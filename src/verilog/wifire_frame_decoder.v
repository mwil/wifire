==> flow/design.v <==
module wifire_frame_decoder
   (input dsp_clk, input reset,
    input en,
    input [3:0] rcv_sym_i,
    input rcv_sym_stb_i,
    input rcv_sfd_i,
    input rcv_running_i,
    output reg [6:0] len_o,
    output reg [15:0] frame_ctrl_o,
    output reg [7:0] seqno_o,
    output reg [15:0] dst_pan_o,
    output reg [63:0] dst_addr_o,
    output reg [15:0] src_pan_o,
    output reg [63:0] src_addr_o,
    output [7:0] msdu_o,
    output reg [7:0] msdu_pos_o,
    output valid_len_o,
    output valid_frame_ctrl_o,
    output valid_seqno_o,
    output valid_addr_o,
    output valid_msdu_o,
    output reg msdu_stb_o
   );
   reg sym_stb_prev;
   wire int_sym_stb;
   always @(posedge dsp_clk)
     sym_stb_prev <= rcv_sym_stb_i;
   assign int_sym_stb = ~sym_stb_prev & rcv_sym_stb_i;
   localparam STATE_WAIT = 0;
   localparam STATE_LEN = 1;
   localparam STATE_CTRL_0 = 2;
   localparam STATE_CTRL_1 = 3;
   localparam STATE_SEQNO = 4;
   localparam STATE_ADDR = 5;
   localparam STATE_MSDU = 6;
   localparam STATE_IDLE = 7;
   reg [2:0] state;
   reg [4:0] addr_state;
   wire [1:0] dst_addr_mode = frame_ctrl_o[11:10];
   wire [1:0] src_addr_mode = frame_ctrl_o[15:14];
   wire panidc = frame_ctrl_o[6];
   reg sym_state;
   reg [3:0] tmp_symbol;
   wire [7:0] cur_data = { rcv_sym_i, tmp_symbol };
   assign valid_len_o = state > STATE_LEN;
   assign valid_frame_ctrl_o = state > STATE_CTRL_1;
   assign valid_seqno_o = state > STATE_SEQNO;
   assign valid_addr_o = state > STATE_ADDR;
   assign valid_msdu_o = state == STATE_MSDU;
   assign msdu_o = cur_data;
   always @(posedge dsp_clk)
   if (reset) begin
     state <= STATE_WAIT;
     sym_state <= 0;
     msdu_stb_o <= 0;
   end else if (en) begin
     if (rcv_sfd_i) begin
       state <= STATE_LEN;
       sym_state <= 0;
       msdu_stb_o <= 0;
     end else if (rcv_running_i & int_sym_stb) begin
       if (~sym_state) begin
         tmp_symbol <= rcv_sym_i;
         msdu_stb_o <= 0;
       end else begin
         case (state)
         STATE_LEN: begin
           len_o <= cur_data[6:0];
           state <= STATE_CTRL_0;
           end
         STATE_CTRL_0: begin
           frame_ctrl_o[7:0] <= cur_data;
           state <= STATE_CTRL_1;
           end
         STATE_CTRL_1: begin
           frame_ctrl_o[15:8] <= cur_data;
           state <= STATE_SEQNO;
           end
         STATE_SEQNO: begin
           seqno_o <= cur_data;
           state <= STATE_ADDR;
           if (dst_addr_mode != 0)
             addr_state <= 0;
           else if(src_addr_mode != 0)
             addr_state <= 10;
           else begin
             state <= STATE_MSDU;
             msdu_pos_o <= ~0;
           end
           end
         STATE_ADDR: begin
           case(addr_state)
           0: dst_pan_o[7:0] <= cur_data;
           1: dst_pan_o[15:8] <= cur_data;
           2: dst_addr_o[7:0] <= cur_data;
           3: dst_addr_o[15:8] <= cur_data;
           4: dst_addr_o[23:16] <= cur_data;
           5: dst_addr_o[31:24] <= cur_data;
           6: dst_addr_o[39:32] <= cur_data;
           7: dst_addr_o[47:40] <= cur_data;
           8: dst_addr_o[55:48] <= cur_data;
           9: dst_addr_o[63:56] <= cur_data;
           10: src_pan_o[7:0] <= cur_data;
           11: src_pan_o[15:8] <= cur_data;
           12: src_addr_o[7:0] <= cur_data;
           13: src_addr_o[15:8] <= cur_data;
           14: src_addr_o[23:16] <= cur_data;
           15: src_addr_o[31:24] <= cur_data;
           16: src_addr_o[39:32] <= cur_data;
           17: src_addr_o[47:40] <= cur_data;
           18: src_addr_o[55:48] <= cur_data;
           19: src_addr_o[63:56] <= cur_data;
           endcase
           if (addr_state == 3 & dst_addr_mode == 2)  
             if (src_addr_mode == 0) begin  
               state <= STATE_MSDU;
               msdu_pos_o <= ~0;
             end else if (panidc) begin  
               src_pan_o <= dst_pan_o;
               addr_state <= 12;
             end else  
               addr_state <= 10;
           else if ((addr_state == 13 & src_addr_mode == 2) | addr_state == 19) begin
             state <= STATE_MSDU;
             msdu_pos_o <= ~0;
           end else
             addr_state <= addr_state + 1;
         end
         STATE_MSDU: begin
           msdu_pos_o <= msdu_pos_o + 1;
           msdu_stb_o <= 1;
         end
         endcase
       end
       sym_state <= ~sym_state;
     end else
       msdu_stb_o <= 0;
     end
endmodule
Tool chain data of wifire_frame_decoder --
What the tools print for wifire_frame_decoder, step after step. Lines are those of the file above, counted from 1. Operators: Yosys type, input widths -> output width; for muxes data width and select width s. Cell names lack the library's common part. The mark n/a stands for no value.
Set-up: design top wifire_frame_decoder, clock port dsp_clk, cell library sky130hd, timing corner tt_025C_1v80

Elaborated design --
Counts by Yosys on the flattened word-level netlist (proc, flatten, opt, wreduce; memories kept). Register bits leave out memories and registers merged into their read ports (data or address). Print and check cells are left out. Cells with the same type and inputs are merged into one.
Bit counts: input bits 10, output and inout port bits 213, register bits after elaboration 214, word-level cells 157
Cells by class: mux-type cells 36, equal/unequal tests 37, add/subtract/negate cells 2, magnitude comparators 4, bitwise logic cells 9, reduce/logical cells 38
Operators by type and width (count):
- $reduce_and 7->1 | 18
- $mux 8 | 13
- $eq 5x4->1 const B | 8
- $reduce_and 6->1 | 6
- $mux 5 | 5
- $pmux 8 s3 | 1
- $mux 3 | 7
- $eq 5x3->1 const B | 4
- $eq 5x5->1 const B | 4
- $ne 3x3->1 const B | 5
- $pmux 3 s5 | 1
- $reduce_and 10->1 | 1
- $reduce_bool 2->1 | 5
- $eq 5x2->1 const B | 2
- $pmux 5 s2 | 1
- $eq 3x3->1 const B | 3
- $reduce_and 9->1 | 1
- $ne 4x4->1 const B | 2
- $add 8x1->8 const B | 1
- $eq 3x2->1 const B | 2
- $gt 3x3->1 const B | 2
- $reduce_bool 6->1 | 1
- $mux 1 | 6
- $add 5x1->5 const B | 1
- $eq 5x1->1 const B | 1
- $logic_not 5->1 | 1
- $reduce_and 5->1 | 1
- $and 1x1->1 | 4
Other operator kinds: 12; their cells: 19.

Longest topological paths --
Yosys ltp: most cells in a row. Word level: on the elaborated netlist, between registers, memories and ports. Mapped: between sequential cells and ports; inverters and the memories' decode and read muxes count.
Depth: depth in word-level cells 9, ABC_AREA 0, mapped depth 6, depth with buffers taken out 6

Netlist --
The flow's flattened synthesis, as Yosys stat reports it; memories are mapped. The netlist is that of the ABC_AREA named above (0 if unset); the other value can give another one. Totals and module areas in this step are rounded.
Mapped netlist: mapped flip-flops 217, buffers 15, mapped area 7610 µm², sequential area 6430 µm², cell count 407
Cell types:
- edfxtp_1 | count 208, area in all 6245.99 µm²
- dfxtp_1 | count 9, area in all 180.173 µm²
- mux2i_1 | count 17, area in all 170.163 µm²
- nand2_1 | count 34, area in all 127.622 µm²
- o21ai_1 | count 16, area in all 80.077 µm²
- ha_1 | count 6, area in all 75.072 µm²
- xor2_1 | count 7, area in all 61.309 µm²
- nor2_1 | count 16, area in all 60.058 µm²
- and3_1 | count 8, area in all 50.048 µm²
- buf_4 | count 6, area in all 45.043 µm²
- and2_1 | count 7, area in all 43.792 µm²
- nand3_1 | count 8, area in all 40.038 µm²
- nor3_1 | count 7, area in all 35.034 µm²
- nand2b_1 | count 5, area in all 31.28 µm²
- buf_2 | count 6, area in all 30.029 µm²
- inv_1 | count 7, area in all 26.275 µm²
- a21oi_1 | count 5, area in all 25.024 µm²
- nor4b_4 | count 1, area in all 23.773 µm²
Other cell types: 26; their cells: 34.

Worst setup path after synthesis --
OpenSTA on the mapped netlist: ideal clock, no wires. The path of least setup slack (recovery checks aside). Input and output delay are each 20% of the period. Register names are those of the netlist, which keeps one name where synthesis merged equal registers.
Path after synthesis: path type input -> register, from input en, to register dst_addr_o[40], driving pins on the path 6, required time 2.850 ns, arrival time 2.156 ns, input delay 0.644 ns, path delay 1.882 ns, clock period 3.22 ns, launch time at the first pin 0.644 ns, setup time 0.370 ns, path slack 0.694 ns, buffers on the path 1, synthesis period reached 2.526 ns
"path delay" is the arrival time less input delay plus setup time. "driving pins on the path" counts driving pins, that of a launching flip-flop among them; a cell with two outputs on the path counts twice. "synthesis period reached" is the clock period less the worst setup slack; recovery checks do not enter. This is arithmetic on one report: input and output delays are still those of the set period (20% each). The rows between start and end are the longest chain of elaborated cells between them; the timing report does not say that the signal goes this way. Where chains are equally long, one stands for them. A line is the first line of the expression or statement that the cell stems from. Yosys adds cells for indexed reads and writes and turns some case tables into memories.
On the way, after synthesis: cell sequence buf_2 and4bb_2 nand3_1 inv_2 nand3b_1 nor2_1, cells in the longest elaborated chain 1, elaborated cells between the ends (all ways) 1, RTL lines with such cells 0, classes of those cells reduce/logical (1)
Ends and longest elaborated chain, after synthesis:
- from (decl) | line 3 | input en,
- $reduce_and 7->1
- to (assign) | line 100 | 7: dst_addr_o[47:40] <= cur_data;
- to (decl) | line 12 | output reg [63:0] dst_addr_o,

Timing after layout --
Path of least setup slack in the final report of run A (OpenROAD, finished layout, wires in). Where an end is a register, its clock arrival counts in the times.
Path after layout: path type register -> output, from register state, to output valid_len_o, driving pins on the path 4, buffers on the path 1, required time 1.66 ns, arrival time 1.77 ns, launch time at the first pin 0.52 ns, clock period 2.08 ns, path slack -0.11 ns, output delay 0.42 ns
An end named without its bit number is one bit of that signal or, where synthesis recoded a state register, one of its new flip-flops. The rows between start and end are the longest chain of elaborated cells between them; the timing report does not say that the signal goes this way. Where chains are equally long, one stands for them. A register here has more assigning lines than the two given.
On the way, after layout: cell sequence dfxtp_2 or3_4 or3_4 buf_6, cells in the longest elaborated chain 1, elaborated cells between the ends (all ways) 1, RTL lines with such cells 1, classes of those cells compare (1)
Ends and longest elaborated chain, after layout:
- from (decl) | line 37 | reg [2:0] state;
- from (assign) | line 53 | state <= STATE_WAIT;
- from (assign) | line 58 | state <= STATE_LEN;
- $gt 3x1->1 | line 45 | assign valid_len_o = state > STATE_LEN;
- to (decl) | line 17 | output valid_len_o,

wifire_frame_decoder through Yosys and OpenROAD on sky130hd: 2 stored runs, unordered, with their settings and measured results. The constraints put input and output delay at 20% of the set period each and load the outputs with 0.01 pF.
"period achieved" is the run's clock period less its worst setup slack. It is reckoned from that one timing run; input and output delays stay at 20% of the period that was set.
By "time of the worst setup path" is meant the share of the clock period that the worst setup path is allowed (20% is reserved at inputs, 20% at outputs), minus its slack. Clock arrival times at its registers enter into it.
"overall power" rests on the timing tool's default activity at the inputs, not on a simulated workload.
Measured values are rounded.

* Run A | settings: period_ns 2.08; CORE_UTILIZATION 23; SETUP_SLACK_MARGIN 0.01; PLACE_DENSITY 0.72; CORE_ASPECT_RATIO 1.31; CORE_MARGIN 9; CELL_PAD_IN_SITES_GLOBAL_PLACEMENT 0; CELL_PAD_IN_SITES_DETAIL_PLACEMENT 0; CTS_CLUSTER_SIZE 76; CTS_CLUSTER_DIAMETER 237; MIN_ROUTING_LAYER met1; MAX_ROUTING_LAYER met5; CAP_MARGIN 20; SLEW_MARGIN 20 | results: overall die area 40000 µm²; smallest setup slack -0.110 ns; final utilization 0.347; post-synthesis cell area 7610 µm²; worst-case hold slack 0.441 ns; standard-cell area after layout 11200 µm²; period achieved 2.190 ns; time of the worst setup path 1.77 ns; worst setup path type register -> output; overall power 0.00664 W
* Run B | settings: period_ns 2.62; CORE_UTILIZATION 47; PLACE_DENSITY_LB_ADDON 0.05; CORE_ASPECT_RATIO 0.9; CORE_MARGIN 6; CELL_PAD_IN_SITES_DETAIL_PLACEMENT 0; GPL_ROUTABILITY_DRIVEN 0; CTS_CLUSTER_SIZE 43; CAP_MARGIN 5; MAX_ROUTING_LAYER met4; SLEW_MARGIN 20 | results: overall die area 19400 µm²; smallest setup slack 0.221 ns; final utilization 0.706; post-synthesis cell area 7610 µm²; worst-case hold slack 0.454 ns; standard-cell area after layout 11000 µm²; period achieved 2.399 ns; time of the worst setup path 1.35 ns; worst setup path type input -> output; overall power 0.00668 W
